==> flow/design.v <==
`timescale 1ns / 1ps
module eeprom_ctrl(
    input               clk,
    input               rst_n,
    output wire         scl,
    inout               sda,
    input [7:0]         ctrl_byte,
    input [31:0]        data_in,
    output wire [31:0]  data_out,
    input               req,
    output reg          ack,
    output reg          busy
);
parameter freq_div  =124;
parameter cnt_width =7;
reg  [7:0] iic_din;
wire [7:0] iic_dout;    
wire iic_ack_in;
reg  iic_ack_out;
reg  iic_wr_en;
reg  iic_rd_en; 
reg  iic_start_en;
reg  iic_stop_en;
wire iic_busy;
reg  [3:0]  ack_out_buf;
reg  [5:0]  ack_in_buf;
reg [47:0]  wr_buf;
reg [31:0]  rd_buf;
reg [19:0]  op_buf;  
reg [ 3:0]  op_cnt;
reg [ 1:0]  cur_op;   
localparam OP_START = 2'b00;
localparam OP_WRITE = 2'b01;
localparam OP_READ  = 2'b10;
localparam OP_STOP  = 2'b11;
reg [9:0]   cur_st;
reg [9:0]   nxt_st;
localparam ST_IDLE      = 10'h01 ;
localparam ST_ACTIVE    = 10'h02 ;
localparam ST_WR_PRE    = 10'h04 ;
localparam ST_RD_PRE    = 10'h08 ;
localparam ST_IIC_START = 10'h10 ;
localparam ST_IIC_WR    = 10'h20 ;
localparam ST_IIC_RD    = 10'h40 ;
localparam ST_IIC_STOP  = 10'h80 ;
localparam ST_IIC_TRANS = 10'h100;
localparam ST_IIC_OP    = 10'h200;
always @ (posedge clk or negedge rst_n) begin
    if (!rst_n)     cur_st <= ST_IDLE;
    else            cur_st <= nxt_st;
end
always @ (*) begin
    nxt_st = 10'bx;
    case (cur_st)
        ST_IDLE: 
            begin
                if (req)    nxt_st = ST_ACTIVE;
                else        nxt_st = ST_IDLE;
            end
        ST_ACTIVE:
            begin
                if (ctrl_byte[0])   nxt_st = ST_RD_PRE;
                else                nxt_st = ST_WR_PRE;
            end
        ST_WR_PRE:
            begin
                nxt_st = ST_IIC_OP;
            end
        ST_RD_PRE:
            begin
                nxt_st = ST_IIC_OP;
            end
        ST_IIC_OP:
            begin
                if (iic_busy)               nxt_st = ST_IIC_OP;
                else if (op_cnt == 4'd0)    nxt_st = ST_IDLE;
                else                        nxt_st = ST_IIC_TRANS;
            end
        ST_IIC_TRANS:
            begin
                case (cur_op)
                    OP_START:   nxt_st = ST_IIC_START;
                    OP_WRITE:   nxt_st = ST_IIC_WR;
                    OP_READ :   nxt_st = ST_IIC_RD;
                    OP_STOP :   nxt_st = ST_IIC_STOP;
                    default :   nxt_st = ST_IIC_STOP;    
                endcase
            end
        ST_IIC_START:
            begin
                if (!iic_busy)  nxt_st = ST_IIC_START;
                else            nxt_st = ST_IIC_OP;
            end
        ST_IIC_WR:
            begin
                if (!iic_busy)  nxt_st = ST_IIC_WR;
                else            nxt_st = ST_IIC_OP;
            end
        ST_IIC_RD:
            begin
                if (!iic_busy)  nxt_st = ST_IIC_RD;
                else            nxt_st = ST_IIC_OP;
            end
        ST_IIC_STOP:
            begin
                if (!iic_busy)  nxt_st = ST_IIC_STOP;
                else            nxt_st = ST_IIC_OP;
            end
        default:  
            nxt_st = ST_IDLE;
    endcase
end
always @ (posedge clk or negedge rst_n) begin
    if (!rst_n) begin
        ack         <=  1'b0;
        wr_buf      <= 48'h0;
        rd_buf      <= 32'h0;
        op_buf      <= 16'h0;
        op_cnt      <=  4'h0;
        ack_in_buf  <=  6'h0;
        ack_out_buf <=  4'h0;
        iic_din     <=  8'h0;
        iic_ack_out <=  1'b0;
        iic_start_en<=  1'b0;
        iic_wr_en   <=  1'b0;
        iic_rd_en   <=  1'b0;
        iic_stop_en <=  1'b0;
    end 
    else begin
        case (cur_st)
            ST_IDLE: 
                begin
                    ack     <= 1'b0;
                    busy    <= 1'b0;
                end
            ST_ACTIVE:
                begin
                    ack     <= 1'b1;
                    busy    <= 1'b1;
                end
            ST_WR_PRE:
                begin
                    ack     <= 1'b0;
                    op_buf  <= 20'b00_01_01_01_01_01_01_11_0000;
                    op_cnt  <= 4'd8;
                    wr_buf  <= {{6'b101000,ctrl_byte[7],1'b0},
                                {ctrl_byte[6:1], 2'b00},
                                data_in[ 7: 0], data_in[15: 8], 
                                data_in[23:16], data_in[31:24]};
                end
            ST_RD_PRE:
                begin
                    ack     <= 1'b0;
                    op_buf  <= 20'b00_01_01_00_01_10_10_10_10_11;
                    op_cnt  <= 4'd10;
                    wr_buf  <= {{6'b101000,ctrl_byte[7],1'b0},
                                {ctrl_byte[6:1], 2'b00},
                                {6'b101000,ctrl_byte[7],1'b1},
                                24'h0};
                    ack_out_buf  <= 4'b0001;
                end
            ST_IIC_OP:
                begin
                    if (!iic_busy) begin
                        cur_op  <= op_buf[19:18];
                        op_buf  <= {op_buf[17:0], 2'b11};   
                        if (op_cnt != 4'h0) op_cnt <= op_cnt - 1'b1;
                        if (cur_op == OP_READ) begin
                            rd_buf      <= {iic_dout, rd_buf[31:8]};                   
                        end
                        if (cur_op == OP_WRITE) begin
                            ack_in_buf  <= {ack_in_buf[4:0], iic_ack_in};
                        end
                    end
                end
            ST_IIC_TRANS:
                begin
                    iic_start_en    <= 1'b0;
                    iic_wr_en       <= 1'b0;
                    iic_rd_en       <= 1'b0;
                    iic_stop_en     <= 1'b0;
                end
            ST_IIC_START:
                begin
                    if (!iic_busy)  iic_start_en <= 1'b1;
                    else            iic_start_en <= 1'b0;
                end
            ST_IIC_WR:
                begin
                    if (!iic_busy)  begin
                        iic_wr_en <= 1'b1;
                        if (!iic_wr_en) begin    
                            iic_din     <= wr_buf[47:40];
                            wr_buf      <= {wr_buf[39:0], 8'h0};
                        end
                    end
                    else            iic_wr_en <= 1'b0;
                end
            ST_IIC_RD:
                begin
                    if (!iic_busy)  begin
                        iic_rd_en <= 1'b1;
                        if (!iic_rd_en) begin   
                            iic_ack_out <= ack_out_buf[3];
                            ack_out_buf <= {ack_out_buf[2:0], 1'b0};
                        end
                    end
                    else            iic_rd_en <= 1'b0;
                end
            ST_IIC_STOP:
                begin
                    if (!iic_busy)  iic_stop_en <= 1'b1;
                    else            iic_stop_en <= 1'b0;
                end
            default:
                begin
                    ack         <=  1'b0;
                    wr_buf      <= 48'h0;
                    rd_buf      <= 32'h0;
                    op_buf      <= 16'h0;
                    op_cnt      <=  4'h0;
                    ack_in_buf  <=  4'h0;
                    ack_out_buf <=  6'h0;
                    iic_din     <=  8'h0;
                    iic_ack_out <=  1'b0;
                    iic_start_en<=  1'b0;
                    iic_wr_en   <=  1'b0;
                    iic_rd_en   <=  1'b0;
                    iic_stop_en <=  1'b0;
                end
        endcase
    end
end
assign data_out = rd_buf;
iic_ctrl #(.freq_div(freq_div), .cnt_width(cnt_width))
u_iic_ctrl(
    .clk        (clk),
    .rst_n      (rst_n),
    .scl        (scl),
    .sda        (sda),
    .din        (iic_din),
    .ack_in     (iic_ack_in),
    .dout       (iic_dout),       
    .ack_out    (iic_ack_out),
    .wr_en      (iic_wr_en),
    .rd_en      (iic_rd_en),
    .start_en   (iic_start_en),
    .stop_en    (iic_stop_en),
    .busy       (iic_busy)
);
endmodule
`timescale 1ns / 1ps
module clk_div_iic       
(            
    input clk,
    input rst_n,
    input en,
    output reg half_clk_pulse
);
parameter freq_div  =124;
parameter cnt_width =7;
reg [cnt_width-1:0] cnt;
always@ (posedge clk or negedge rst_n) begin
    if (!rst_n)                 cnt <= 'h0;
    else if (!en)               cnt <= 'h0;
    else if (cnt == freq_div)   cnt <= 'h0;
    else                        cnt <= cnt + 1'b1;
end
always@ (posedge clk or negedge rst_n) begin
    if (!rst_n)                 half_clk_pulse <= 1'b0;
    else if (cnt == freq_div)   half_clk_pulse <= 1'b1;
    else                        half_clk_pulse <= 1'b0;
end
endmodule
`timescale 1ns / 1ps
module iic_ctrl(
    input           clk,
    input           rst_n,
    output          scl,
    inout           sda,
    input  [7:0]    din,
    output reg      ack_in,
    output reg [7:0]dout,       
    input           ack_out,
    input           wr_en,
    input           rd_en,
    input           start_en,
    input           stop_en,
    output          busy
);
parameter freq_div  =124;
parameter cnt_width =7;
localparam ACK  = 1'b0;
localparam NACK = 1'b1;
wire sda_direction;      
reg  sda_idle;       
wire sda_out;
wire scl_out;
reg sda_start;
reg sda_stop;
reg sda_wr;
reg sda_rd;
reg scl_start;
reg scl_stop;
reg scl_wr;
reg scl_rd;
reg start_valid;
reg stop_valid;
reg wr_valid;
reg rd_valid;
wire iic_en         = start_en | stop_en | wr_en | rd_en;
wire iic_valid      = start_valid | stop_valid | wr_valid | rd_valid;
wire half_clk_en    = iic_valid;
reg [5:0]   half_clk_cnt;
clk_div_iic #(.freq_div(freq_div), .cnt_width(cnt_width))
i_clk_div_iic(            
    .clk(clk),
    .rst_n(rst_n),
    .en(half_clk_en),
    .half_clk_pulse(half_clk_pulse)
);
always @ (posedge clk or negedge rst_n) begin
    if (!rst_n)                 half_clk_cnt <= 6'h0;
    else if (half_clk_pulse)    half_clk_cnt <= half_clk_cnt + 1'b1;
    else if (iic_en)            half_clk_cnt <= 6'h0;
end
assign sda_direction = 
    (wr_valid & half_clk_cnt[5]) || (rd_valid & ~half_clk_cnt[5]);
always @ (posedge clk or negedge rst_n) begin
    if (!rst_n)             sda_idle <= 1'b1;
    else if (start_valid)   sda_idle <= 1'b0;
    else if (stop_valid)    sda_idle <= 1'b1;
    else if (wr_valid)      sda_idle <= 1'bz;
    else if (rd_valid)      sda_idle <= ack_out;
end    
always @ (posedge clk or negedge rst_n) begin
    if (!rst_n)                     wr_valid <= 1'b0;
    else if (wr_en)                 wr_valid <= 1'b1;
    else if (half_clk_cnt == 6'd36) wr_valid <= 1'b0;
end
always @ (posedge clk or negedge rst_n) begin
    if (!rst_n)                         scl_wr <= 1'b0;
    else if (half_clk_cnt[1:0] == 2'd1) scl_wr <= 1'b1;
    else if (half_clk_cnt[1:0] == 2'd3) scl_wr <= 1'b0;
end
always @ (posedge clk or negedge rst_n) begin
    if (!rst_n)     sda_wr <= 1'b0;
    else if (~half_clk_cnt[5] && (half_clk_cnt[1:0] == 2'd0)) begin
        case (half_clk_cnt[5:2])
            4'd0 :  sda_wr <= din[7];
            4'd1 :  sda_wr <= din[6];
            4'd2 :  sda_wr <= din[5];
            4'd3 :  sda_wr <= din[4];
            4'd4 :  sda_wr <= din[3];
            4'd5 :  sda_wr <= din[2];
            4'd6 :  sda_wr <= din[1];
            4'd7 :  sda_wr <= din[0];
            default : sda_wr <= 1'b0;
        endcase
    end
end
always @ (posedge clk or negedge rst_n) begin
    if (!rst_n)                     ack_in <= ACK;
    else if (half_clk_cnt == 6'd34) ack_in <= sda;
end
always @ (posedge clk or negedge rst_n) begin
    if (!rst_n)                     rd_valid <= 1'b0;
    else if (rd_en)                 rd_valid <= 1'b1;
    else if (half_clk_cnt == 6'd36) rd_valid <= 1'b0;
end
always @ (posedge clk or negedge rst_n) begin
    if (!rst_n)                         scl_rd <= 1'b0;
    else if (half_clk_cnt[1:0] == 2'd1) scl_rd <= 1'b1;
    else if (half_clk_cnt[1:0] == 2'd3) scl_rd <= 1'b0;
end
wire rd_pulse;
wire rd_pulse_w;
reg  rd_pulse_r;
assign rd_pulse_w = rd_valid & ~half_clk_cnt[5] & (half_clk_cnt[1:0] == 2'd2);
always @ (posedge clk or negedge rst_n) begin
    if (!rst_n)                     rd_pulse_r <= 1'b0;
    else                            rd_pulse_r <= rd_pulse_w;
end
assign rd_pulse = rd_pulse_w & ~rd_pulse_r;
always @ (posedge clk or negedge rst_n) begin
    if (!rst_n)                     dout <= 8'h0;
    else if (rd_pulse)              dout <= {dout[6:0], sda};
end
always @ (posedge clk or negedge rst_n) begin
    if (!rst_n)                     sda_rd <= 1'b0;
    else if (half_clk_cnt == 6'd32) sda_rd <= ack_out;
end
always @ (posedge clk or negedge rst_n) begin
    if (!rst_n)                     start_valid <= 1'b0;
    else if (start_en)              start_valid <= 1'b1;
    else if (half_clk_cnt == 6'h4)  start_valid <= 1'b0;
end
always @ (posedge clk or negedge rst_n) begin
    if (!rst_n)                     scl_start <= 1'b0;
    else if (start_en)              scl_start <= 1'b0;
    else if (^ half_clk_cnt[1:0])   scl_start <= 1'b1;
    else                            scl_start <= 1'b0;
end
always @ (posedge clk or negedge rst_n) begin
    if (!rst_n)                     sda_start <= 1'b1;
    else if (start_en)              sda_start <= 1'b1;
    else if (|half_clk_cnt[2:1])    sda_start <= 1'b0;
end
always @ (posedge clk or negedge rst_n) begin
    if (!rst_n)                     stop_valid <= 1'b0;
    else if (stop_en)               stop_valid <= 1'b1;
    else if (half_clk_cnt == 8'h4)  stop_valid <= 1'b0;
end
always @ (posedge clk or negedge rst_n) begin
    if (!rst_n)                     scl_stop <= 1'b0;
    else if (stop_en)               scl_stop <= 1'b0;
    else if (^half_clk_cnt[1:0])    scl_stop <= 1'b1;
    else                            scl_stop <= 1'b0;
end
always @ (posedge clk or negedge rst_n) begin
    if (!rst_n)                     sda_stop <= 1'b0;
    else if (stop_en)               sda_stop <= 1'b0;
    else if (|half_clk_cnt[2:1])    sda_stop <= 1'b1;
end
assign sda_out = (start_valid)? sda_start : (stop_valid)? sda_stop : (wr_valid)? sda_wr : (rd_valid)? sda_rd : sda_idle;
assign scl_out = (start_valid)? scl_start : (stop_valid)? scl_stop : (wr_valid)? scl_wr : (rd_valid)? scl_rd : 1'b0;
assign sda = (sda_direction)? 1'bz : sda_out;
assign scl = scl_out;
assign busy = iic_valid;
endmodule
Reports on eeprom_ctrl --
Tool output for the design above, in the order of the flow. Line numbers count from 1 in the design file above. Operators carry their Yosys type and port widths (W data, S select, Z words). Cell names lack the library's common part. Not given: n/a
Set-up: top eeprom_ctrl, clock input clk, standard-cell library sky130hd, corner tt_025C_1v80

After elaboration --
Yosys after proc, flatten, opt, wreduce and memory -nomap, before mapping. Memory bits, and registers merged into a memory's read port (data or address), are not among the register bits. Print and check cells are not counted. Equal cells are merged and count once.
Storage and ports: input bits 43, register bits after elaboration 170, word-level cells 199, output and inout port bits 36
Cells by class: bitwise operators 19, equality and inequality tests 34, reduce/logical cells 40, mux-type cells 71, $add $sub $neg 3
Operators with widths (count):
- $pmux W48 S4 | 1
- $mux W48 | 2
- $pmux W10 S9 | 1
- $pmux W20 S4 | 1
- $pmux W32 S2 | 1
- $mux W32 | 2
- $mux W10 | 5
- $reduce_or A8 Y1 | 5
- $pmux W10 S4 | 1
- $mux W1 | 32
- $reduce_or A9 Y1 | 3
- $reduce_and A3 Y1 | 7
- $mux W20 | 1
- $mux W4 | 5
- $reduce_bool A2 Y1 | 9
- $eq A4 B3 Y1 const B | 4
- $pmux W8 S2 | 1
- $pmux W4 S4 | 1
- $mux W8 | 2
- $ne A2 B2 Y1 const B | 7
- $reduce_or A7 Y1 | 2
- $mux W7 | 2
- $pmux W1 S2 | 7
- $eq A6 B6 Y1 const B | 2
- $pmux W4 S3 | 1
- $mux W6 | 2
- $eq A10 B1 Y1 const B | 1
- $eq A10 B10 Y1 const B | 1
Other operator kinds: 32; their cells: 58.

Logic depth --
Yosys ltp: most cells in a row. Word level: on the elaborated netlist, between registers, memories and ports. Mapped: between sequential cells and ports; inverters and the memories' decode and read muxes count.
Depth: depth after elaboration 5, ABC_AREA 0, gate-level depth with buffers 8

Synthesis result --
Yosys stat after the flow's synthesis: flattened, memories mapped to cells. It holds for the ABC_AREA given above (unset counts as 0); a run with the other value may have another netlist.
Mapped netlist: cell area after synthesis 7612.3 um2, flip-flop cells 169, buffers 40, sequential area 4247.8 um2, standard cells after synthesis 681
Cell types (count):
- dfrtp_1 | 163
- mux2i_1 | 69
- mux2_2 | 40
- nand2_1 | 92
- a22o_1 | 36
- inv_1 | 72
- a21oi_1 | 24
- o21ai_0 | 24
- clkbuf_1 | 27
- ha_1 | 8
- edfxtp_1 | 3
- dfstp_2 | 3
- nor2_1 | 20
- buf_6 | 5
- nand3_1 | 8
- o31ai_1 | 5
- xor2_1 | 4
- a21o_1 | 4
Not listed: further types 39, cells in them 74. The figures by module come from a second, unflattened synthesis with its own total; it is not the netlist above.
Second synthesis, totals: cells (unflattened synthesis) 679, area (unflattened synthesis) 7269.5 um2
Rows give one instance, submodules left out.
By module:
- eeprom_ctrl | cells 529, times used 1, area 5564.1 um2, seq. area 3369.5 um2
- iic_ctrl | cells 114, times used 1, area 1327.5 um2, seq. area 703.2 um2
- clk_div_iic | cells 36, times used 1, area 377.9 um2, seq. area 200.2 um2

Path before layout --
Path of least setup slack by OpenSTA after synthesis, without wires, with an ideal clock, recovery checks aside; 20% of the period is set as input and as output delay. Where synthesis merged equal registers, the netlist keeps one of their names.
Timing path post-synthesis: path type register -> register, from register u_iic_ctrl.start_valid, to register wr_buf[39], setup slack 416 ps, data arrival time 2077 ps, delay of the path 2205 ps, clock period 2620 ps, stages 8, data required time 2492 ps, period reached after synthesis 2204 ps
"delay of the path" is the arrival time less input delay plus setup time. "stages" counts driving pins, that of a launching flip-flop among them; a cell with two outputs on the path counts twice. "period reached after synthesis" = period - worst setup slack (recovery checks aside). The figure is calculated, with input and output delays left at 20% of the set period. Between the ends stands the longest chain of elaborated cells between them, by number of cells; it is not shown to be the way that was timed. Of several equally long chains one is given. Each line given opens the expression or statement behind the cell; cells for indexed reads and writes are added by Yosys, which also makes memories of some case tables. At most two assigning lines are given for a register; there are more.
Between the ends, post-synthesis: cells stage by stage dfrtp_1 -> clkbuf_1 -> or4_4 -> o21ai_0 -> and3_1 -> buf_4 -> buf_6 -> mux2_1, length of the longest elaborated chain 5, elaborated cells between the ends (all ways) 7, RTL lines with such cells 3
Ends and longest elaborated chain, post-synthesis:
- from (decl) | RTL line 307 | reg start_valid;
- from (assign) | RTL line 394 | if (!rst_n)                     start_valid <= 1'b0;
- from (assign) | RTL line 395 | else if (start_en)              start_valid <= 1'b1;
- $or A1 B1 Y1 x3 | RTL line 312 | wire iic_valid      = start_valid | stop_valid | wr_valid | rd_valid;
- $mux W48 | RTL line 190 | if (!iic_busy)  begin
- $pmux W48 S4 | RTL line 130 | case (cur_st)
- to (assign) | RTL line 146 | wr_buf  <= {{6'b101000,ctrl_byte[7],1'b0},
- to (assign) | RTL line 156 | wr_buf  <= {{6'b101000,ctrl_byte[7],1'b0},
- to (decl) | RTL line 27 | reg [47:0]  wr_buf;

Worst path after layout --
Path of least setup slack in the final report of run A (OpenROAD, finished layout, wires in). Where an end is a register, its clock arrival counts in the times. The path's times are printed in steps of 10 ps; the period is the one set.
Timing path post-layout: path type register -> output, from register u_iic_ctrl.wr_valid, to output port scl, stages 6, data arrival time 1990 ps, output delay 550 ps, data required time 2180 ps, setup slack 190 ps, clock period 2730 ps
Between the ends stands the longest chain of elaborated cells between them, by number of cells; it is not shown to be the way that was timed. Of several equally long chains one is given. At most two assigning lines are given for a register; there are more.
Between the ends, post-layout: cells stage by stage dfrtp_1 -> nor2_1 -> nor3b_1 -> a21oi_1 -> o21ai_1 -> clkdlybuf4s50_1, length of the longest elaborated chain 3, elaborated cells between the ends (all ways) 3, RTL lines with such cells 1
Ends and longest elaborated chain, post-layout:
- from (decl) | RTL line 309 | reg wr_valid;
- from (assign) | RTL line 337 | if (!rst_n)                     wr_valid <= 1'b0;
- from (assign) | RTL line 338 | else if (wr_en)                 wr_valid <= 1'b1;
- $mux W1 x3 | RTL line 426 | assign scl_out = (start_valid)? scl_start : (stop_valid)? scl_stop : (wr_valid)? scl_wr : (rd_valid)? scl_rd : ...
- to (decl) | RTL line 5 | output wire         scl,

Hand-over note for eeprom_ctrl

Top module eeprom_ctrl; platform sky130hd; tools Yosys and OpenROAD; 2 stored runs in no particular order. Input and output delays are each 20% of the period that was set; the output load is 0.01 pF.
"time of the worst setup path": the worst setup path's part of the clock period (all of it between registers, 20% less for each end at a port) less its slack. A launch clock that arrives late makes it longer, a capture clock that arrives late makes it shorter.
"time of the worst setup path" is given in steps of 10 ps.

* Run A | settings: period_ns 2.73; CORE_UTILIZATION 25; PLACE_DENSITY_LB_ADDON 0.28; CAP_MARGIN 5; MIN_ROUTING_LAYER met2; MAX_ROUTING_LAYER met4; CORE_MARGIN 2; SLEW_MARGIN 20 | results: setup total negative slack 0 ps; time of the worst setup path 1990 ps; class of the worst setup path register -> output; netlist area reported by Yosys 7612.3 um2; setup slack of the worst path 190 ps; final design utilization 0.317; overall die area 31860.5 um2
* Run B | settings: period_ns 3.57; CAP_MARGIN 20; CORE_MARGIN 2; CORE_UTILIZATION 40; SLEW_MARGIN 20 | results: final design utilization 0.49; setup total negative slack 0 ps; time of the worst setup path 2030 ps; class of the worst setup path register -> output; overall die area 20149.8 um2; setup slack of the worst path 824 ps; netlist area reported by Yosys 7612.3 um2

End of note.
