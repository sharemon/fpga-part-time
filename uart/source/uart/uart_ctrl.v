==> flow/design.v <==
`timescale 1ns / 1ps
module clk_div_uart         
(            
    input i_clk,
    input i_rst_n,
    input i_en,
    output reg o_clk_half_pule
);
parameter baud_div=216;
parameter cnt_width=8;
reg [cnt_width-1:0] cnt;
always@ (posedge i_clk or negedge i_rst_n) begin
    if (!i_rst_n)               cnt <= 'h0;
    else if (!i_en)             cnt <= 'h0;
    else if (cnt == baud_div)   cnt <= 'h0;
    else                        cnt <= cnt + 1'b1;
end
always@ (posedge i_clk or negedge i_rst_n) begin
    if (!i_rst_n)                o_clk_half_pule <= 1'b0;
    else if (cnt == baud_div)    o_clk_half_pule <= 1'b1;
    else                         o_clk_half_pule <= 1'b0;
end
endmodule
`timescale 1ns / 1ps
module uart_ctrl(
    input           clk,         
    input           rst_n,
    input           tx_en,
    output wire     tx,
    input [7:0]     tx_dat,
    input               rx,
    output wire [7:0]   rx_dat,
    output wire         rx_rdy
    );
parameter baud_div = 216;
parameter cnt_width = 8;
uart_tx #(.baud_div(baud_div), .cnt_width(cnt_width))
u_uart_tx(
    .clk    (clk),
    .rst_n  (rst_n),
    .tx_en  (tx_en),
    .tx     (tx),
    .tx_dat (tx_dat)
    );    
uart_rx #(.baud_div(baud_div), .cnt_width(cnt_width))
u_uart_rx(
    .clk    (clk),
    .rst_n  (rst_n),
    .rx     (rx),
    .rx_dat (rx_dat),
    .rx_rdy (rx_rdy)
    );
endmodule
`timescale 1ns / 1ps
module uart_rx(
    input         clk,         
    input         rst_n,
    input               rx,
    output reg [7:0]    rx_dat,
    output wire         rx_rdy
);
parameter baud_div 	= 216; 
parameter cnt_width	= 8;
wire clk_half_pule;
wire rx_fe;
reg [2:0] rx_dly;
reg       rx_last;
reg [4:0] cnt;
reg [1:0] rx_rdy_dly;
always@ (posedge clk or negedge rst_n) begin
    if (!rst_n)        rx_dly <= 3'd0;
    else begin
        rx_dly[0] <= rx;
        rx_dly[1] <= rx_dly[0];
        rx_dly[2] <= rx_dly[1];
    end
end
assign rx_fe = ~rx_dly[1] & rx_dly[2];
always@ (posedge clk or negedge rst_n) begin
    if (!rst_n)                rx_last <= 1'b0;
    else if (rx_fe)            rx_last <= 1'b1;
    else if (cnt == 5'h11)     rx_last <= 1'b0;
end
clk_div_uart #(.baud_div(baud_div), .cnt_width(cnt_width))     
u_clk_div_uart (
    .i_clk          (clk),
    .i_rst_n        (rst_n & rx_last),
    .i_en           (rx_last),
    .o_clk_half_pule(clk_half_pule)
);
always@ (posedge clk or negedge rst_n) begin
    if (!rst_n)                          cnt <= 5'h0;
    else if (rx_last & clk_half_pule)    cnt <= cnt + 1'b1;
    else if (~rx_last)                   cnt <= 5'h0;
end
always@ (posedge clk or negedge rst_n) begin
    if (!rst_n)                          rx_dat <= 8'd0;
    else if (clk_half_pule & ~cnt[0])    rx_dat <= {rx, rx_dat[7:1]};
end    
always@ (posedge clk or negedge rst_n) begin
    if (!rst_n) rx_rdy_dly <= 2'b00;
    else begin
        rx_rdy_dly[0] <= (cnt == 5'h11);
        rx_rdy_dly[1] <= rx_rdy_dly[0];
    end
end
assign rx_rdy = rx_rdy_dly[0] & ~rx_rdy_dly[1];
endmodule
`timescale 1ns / 1ps
module uart_tx(
    input           clk,     
    input           rst_n,
    input           tx_en,
    output reg      tx,
    input [7:0]     tx_dat
);
parameter baud_div 	= 216; 
parameter cnt_width	= 8;
wire clk_half_pule;
reg [4:0] cnt;
reg       tx_last;
reg       tx_en_r;
reg [7:0] tx_dat_r;
always@ (posedge clk or negedge rst_n) begin
    if (!rst_n)     tx_dat_r <= 8'h0;
    else if (tx_en) tx_dat_r <= tx_dat; 
end
always@ (posedge clk or negedge rst_n) begin
    if (!rst_n) tx_en_r <= 1'b0;
    else        tx_en_r <= tx_en;
end
always@ (posedge clk or negedge rst_n) begin
    if (!rst_n)             tx_last <= 1'b0;
    else if (tx_en_r)       tx_last <= 1'b1;
    else if (cnt == 5'h13)  tx_last <= 1'b0;
end
clk_div_uart #(.baud_div(baud_div), .cnt_width(cnt_width))     
u_clk_div_uart(
    .i_clk          (clk),
    .i_rst_n        (rst_n),
    .i_en           (tx_last),
    .o_clk_half_pule(clk_half_pule)
);
always@ (posedge clk or negedge rst_n) begin
    if (!rst_n)                          cnt <= 5'h0;
    else if (tx_last & clk_half_pule)    cnt <= cnt +1'b1;
    else if (~tx_last)                   cnt <= 5'h0;
end    
always@ (posedge clk or negedge rst_n) begin
    if (!rst_n)     tx <= 1'b1;
    else if (tx_last) begin
        case (cnt[4:1])
            4'h0:    tx <= 1'b0;
            4'h1:    tx <= tx_dat_r[0];
            4'h2:    tx <= tx_dat_r[1];
            4'h3:    tx <= tx_dat_r[2];
            4'h4:    tx <= tx_dat_r[3];
            4'h5:    tx <= tx_dat_r[4];
            4'h6:    tx <= tx_dat_r[5];
            4'h7:    tx <= tx_dat_r[6];
            4'h8:    tx <= tx_dat_r[7];
            4'h9:    tx <= 1'b1;
            default:tx <= 1'b1;
        endcase    
    end
end
endmodule
# Step by step through the tools: uart_ctrl
# Tool output for the design above, in the order of the flow.
# Lines are those of the file above, counted from 1.
# Library cell names are shortened.
# Not given: n/a
[setup] top_module="uart_ctrl" clock_port="clk" library="sky130hd" pvt_corner="tt_025C_1v80"

# After elaboration
# Source: Yosys, flattened and elaborated, memories not mapped. Widths are those after wreduce. Registers that Yosys merges into a memory's read port (data or address) are not register bits. Print and check cells do not count. Equal cells are merged and count once.
[op_classes] n_addsub=4 equal=14 reduce_logical=3 logic=9 n_mux=15
[ops] operator="two-way mux 8 bit" count=4
[ops] operator="two-way mux 5 bit" count=4
[ops] operator="== test 4 x 3 -> 1 bit (second input constant)" count=4
[ops] operator="adder 8 x 1 -> 8 bit (second input constant)" count=2
[ops] operator="== test 8 bit (second input constant)" count=2
[ops] operator="adder 5 x 1 -> 5 bit (second input constant)" count=2
[ops] operator="== test 5 bit (second input constant)" count=2
[ops] operator="parallel mux 1 bit (select 9 bit)" count=1
[ops] operator="== test 4 x 2 -> 1 bit (second input constant)" count=2
[ops] operator="AND 1 bit" count=6
[ops] operator="two-way mux 1 bit" count=6
[ops] operator="!= test 2 bit (second input constant)" count=2
[ops] operator="nonzero test 2 bit" count=2
[ops] operator="== test 4 x 1 -> 1 bit (second input constant)" count=1
[ops] operator="== test 4 bit (second input constant)" count=1
[ops] operator="logical NOT 4 bit" count=1
[ops] operator="NOT 1 bit" count=3
[word_totals] output_inout_bits=10 input_bits=12 wordCells=59 reg_bits=53

# Logic depth
# Longest topological path by Yosys (ltp), each cell counted once; first at word level (registers and memories cut), then after technology mapping (sequential cells cut; the memories' decode and read muxes count).
[logic_depth] ltp_word=3 ABC_AREA=0 depth_mapped=6 mapped_depth_nobuf=6

# Mapped cells and area
# Yosys stat after the flow's synthesis: flattened, memories mapped to cells. It holds for the ABC_AREA given above (unset counts as 0); a run with the other value may have another netlist.
[types] type="dfrtp_1" count=52 area_total_um2=1.3E+03
[types] type="mux2_2" count=16 area_total_um2=180.173
[types] type="ha_1" count=7 area_total_um2=87.584
[types] type="nor2_1" count=21 area_total_um2=78.826
[types] type="xnor2_1" count=6 area_total_um2=52.55
[types] type="o21ai_0" count=9 area_total_um2=45.043
[types] type="xor2_1" count=5 area_total_um2=43.792
[types] type="nand4_1" count=6 area_total_um2=37.536
[types] type="nand3_1" count=7 area_total_um2=35.034
[types] type="inv_1" count=9 area_total_um2=33.782
[types] type="and2_1" count=5 area_total_um2=31.28
[types] type="a21oi_1" count=6 area_total_um2=30.029
[types] type="mux2i_1" count=3 area_total_um2=30.029
[types] type="nand2_1" count=8 area_total_um2=30.029
[types] type="dfstp_2" count=1 area_total_um2=26.275
[types] type="nor4bb_4" count=1 area_total_um2=25.024
[types] type="a21boi_0" count=3 area_total_um2=22.522
[types] type="nand2b_1" count=3 area_total_um2=18.768
# Not listed: further types 27, cells in them 35.
[mapped] mapped_cells=203 n_buf=7 yosys_area_um2=2376.0 seq_area_um2=1327.5 ffs=53
# By module: a second synthesis without flattening, with its own total; a netlist apart from the flattened one above.
[unflattened] cells_unflattened=193 hier_area_um2=2344.7
# Rows give one instance, submodules left out.
[modules] module="clk_div_uart" seq_area_um2=225.2 n_inst=2 area_um2=419.2 n_cells=41
[modules] module="uart_rx" seq_area_um2=475.5 n_inst=1 area_um2=778.2 n_cells=53
[modules] module="uart_tx" seq_area_um2=401.6 n_inst=1 area_um2=728.2 n_cells=58
[modules] module="uart_ctrl" seq_area_um2=0.0 n_inst=1 area_um2=0.0 n_cells=0

# Worst setup path after synthesis
# Path of least setup slack by OpenSTA after synthesis, without wires, with an ideal clock, recovery checks aside; 20% of the period is set as input and as output delay. Where synthesis merged equal registers, the netlist keeps one of their names.
[synth_path] path_kind="register to register" startpoint="reg u_uart_tx.u_clk_div_uart.cnt[0]" endpoint="reg u_uart_tx.u_clk_div_uart.cnt[4]" setup_slack_ps=117 stages=7 setup_ps=119 tclk_ps=1520 delay_ps=1403 arrival_ps=1284 synth_period_reached_ps=1403
# "delay_ps" = arrival - input delay + setup time.
# "stages": output pins that drive a net of the path, with the launching flip-flop's if there is one; two outputs of one cell count as two.
# "synth_period_reached_ps" is the clock period less the worst setup slack; recovery checks do not enter. This is arithmetic on one report: input and output delays are still those of the set period (20% each).
# Between the ends stands the longest chain of elaborated cells between them, by number of cells; it is not shown to be the way that was timed. Of several equally long chains one is given.
# Each line given opens the expression or statement behind the cell; cells for indexed reads and writes are added by Yosys, which also makes memories of some case tables.
# At most two assigning lines are given for a register; there are more.
[synth_between] path_cell_list="dfrtp_1 > inv_1 > ha_1 > nor4bb_4 > a22o_1 > a21boi_1 > o21a_1" elab_chain_len=3
[synth_rtl] item="start: declaration" line_no=11 rtl="reg [cnt_width-1:0] cnt;"
[synth_rtl] item="start: assignment" line_no=13 rtl="if (!i_rst_n)               cnt <= 'h0;"
[synth_rtl] item="start: assignment" line_no=16 rtl="else                        cnt <= cnt + 1'b1;"
[synth_rtl] item="adder 8 x 1 -> 8 bit" line_no=16
[synth_rtl] item="two-way mux 8 bit" line_no=15 rtl="else if (cnt == baud_div)   cnt <= 'h0;"
[synth_rtl] item="two-way mux 8 bit" line_no=14 rtl="else if (!i_en)             cnt <= 'h0;"
[synth_rtl] item="end: assignment" line_no=14
[synth_rtl] item="end: assignment" line_no=16
[synth_rtl] item="end: declaration" line_no=11

# Path in the finished layout
# From the final timing report of run A: the path of least setup slack in the routed layout; clock arrival at registers is part of the times.
# The report prints the path's times to 10 ps; the period is as set.
[layout_path] path_kind="register to register" startpoint="reg u_uart_tx.u_clk_div_uart.cnt[0]" endpoint="reg u_uart_tx.u_clk_div_uart.cnt[4]" tclk_ps=1240 stages=7 setup_ps=100 arrival_ps=1570 setup_slack_ps=-130
# Between the ends stands the longest chain of elaborated cells between them, by number of cells; it is not shown to be the way that was timed. Of several equally long chains one is given.
# At most two assigning lines are given for a register; there are more.
[layout_between] path_cell_list="dfrtp_1 > inv_1 > ha_2 > nor4bb_4 > a22o_1 > a21boi_1 > o21a_1" elab_chain_len=3
[layout_rtl] item="start: declaration" line_no=11 rtl="reg [cnt_width-1:0] cnt;"
[layout_rtl] item="start: assignment" line_no=13 rtl="if (!i_rst_n)               cnt <= 'h0;"
[layout_rtl] item="start: assignment" line_no=16 rtl="else                        cnt <= cnt + 1'b1;"
[layout_rtl] item="adder 8 x 1 -> 8 bit" line_no=16
[layout_rtl] item="two-way mux 8 bit" line_no=15 rtl="else if (cnt == baud_div)   cnt <= 'h0;"
[layout_rtl] item="two-way mux 8 bit" line_no=14 rtl="else if (!i_en)             cnt <= 'h0;"
[layout_rtl] item="end: assignment" line_no=14
[layout_rtl] item="end: assignment" line_no=16
[layout_rtl] item="end: declaration" line_no=11

==> runs of uart_ctrl <==
2 stored runs of uart_ctrl in the flow (synthesis by Yosys, layout by OpenROAD, sky130hd cells), in arbitrary order. Constraints: input delay and output delay 20% of the set period each, output load 0.01 pF.
"achievedPeriod_ps" means the clock period less the worst setup slack. The figure is calculated, with input and output delays left at 20% of the set period.
"timing.worst_path_ps": the worst setup path's part of the clock period (all of it between registers, 20% less for each end at a port) less its slack. A launch clock that arrives late makes it longer, a capture clock that arrives late makes it shorter.
"total_power_mw" is the tool's figure for a default switching activity; nothing was simulated.
"timing.worst_path_ps" is known to 10 ps.

[flow] run A: files
==> flow/run.sh <==
#!/bin/bash
# the make line also repeats the synthesis and layout settings of config.mk as NAME=value (left out here)
make -C /OpenROAD-flow-scripts/flow DESIGN_CONFIG=/design/flow/config.mk WORK_HOME=/design/flow/orfs CLKGATE_MAP_FILE= finish
==> flow/config.mk <==
export PLATFORM = sky130hd
export DESIGN_NAME = uart_ctrl
export DESIGN_NICKNAME = uart_ctrl
export VERILOG_FILES = /design/flow/design.v
export SDC_FILE = /design/flow/constraint.sdc
export NUM_CORES = 4
export LEC_CHECK = 0
export CAP_MARGIN = 25
export CELL_PAD_IN_SITES_DETAIL_PLACEMENT = 2
export CELL_PAD_IN_SITES_GLOBAL_PLACEMENT = 1
export CORE_MARGIN = 2
export CORE_UTILIZATION = 27
export GPL_ROUTABILITY_DRIVEN = 0
export MAX_ROUTING_LAYER = met5
export MIN_ROUTING_LAYER = met1
export PLACE_DENSITY_LB_ADDON = 0.06
export SLEW_MARGIN = 15
==> flow/constraint.sdc <==
create_clock -name core_clock -period 1.24 [get_ports {clk}]
set_input_delay 0.2480 -clock core_clock [delete_from_list [all_inputs] [get_ports {clk}]]
set_output_delay 0.2480 -clock core_clock [all_outputs]
set_load 0.01 [all_outputs]

[flow] run A: metrics
[metrics] total_power_mw = 4.915
[metrics] timing.worst_path_ps = 1370
[metrics] critical_path_type = register to register
[metrics] timing.hold.ws_ps = 375
[metrics] dieArea_um2 = 9566.8
[metrics] setupTns_ps = -1083
[metrics] synth_chip_area_um2 = 2376.0
[metrics] utilization_pct = 37.5
[metrics] layout_stdcell_area_um2 = 3236.8
[metrics] achievedPeriod_ps = 1375
[metrics] worstSetupSlack_ps = -135

[flow] run B: files
==> flow/run.sh <==
#!/bin/bash
# the make line also repeats the synthesis and layout settings of config.mk as NAME=value (left out here)
make -C /OpenROAD-flow-scripts/flow DESIGN_CONFIG=/design/flow/config.mk WORK_HOME=/design/flow/orfs CLKGATE_MAP_FILE= finish
==> flow/config.mk <==
export PLATFORM = sky130hd
export DESIGN_NAME = uart_ctrl
export DESIGN_NICKNAME = uart_ctrl
export VERILOG_FILES = /design/flow/design.v
export SDC_FILE = /design/flow/constraint.sdc
export NUM_CORES = 4
export LEC_CHECK = 0
export CAP_MARGIN = 20
export CORE_MARGIN = 2
export CORE_UTILIZATION = 40
export SLEW_MARGIN = 20
==> flow/constraint.sdc <==
create_clock -name core_clock -period 0.867 [get_ports {clk}]
set_input_delay 0.1734 -clock core_clock [delete_from_list [all_inputs] [get_ports {clk}]]
set_output_delay 0.1734 -clock core_clock [all_outputs]
set_load 0.01 [all_outputs]

[flow] run B: metrics
[metrics] total_power_mw = 7.286
[metrics] timing.worst_path_ps = 1340
[metrics] critical_path_type = register to register
[metrics] timing.hold.ws_ps = 339
[metrics] dieArea_um2 = 6572.3
[metrics] setupTns_ps = -12370
[metrics] synth_chip_area_um2 = 2376.0
[metrics] utilization_pct = 61.9
[metrics] layout_stdcell_area_um2 = 3597.2
[metrics] achievedPeriod_ps = 1344
[metrics] worstSetupSlack_ps = -477
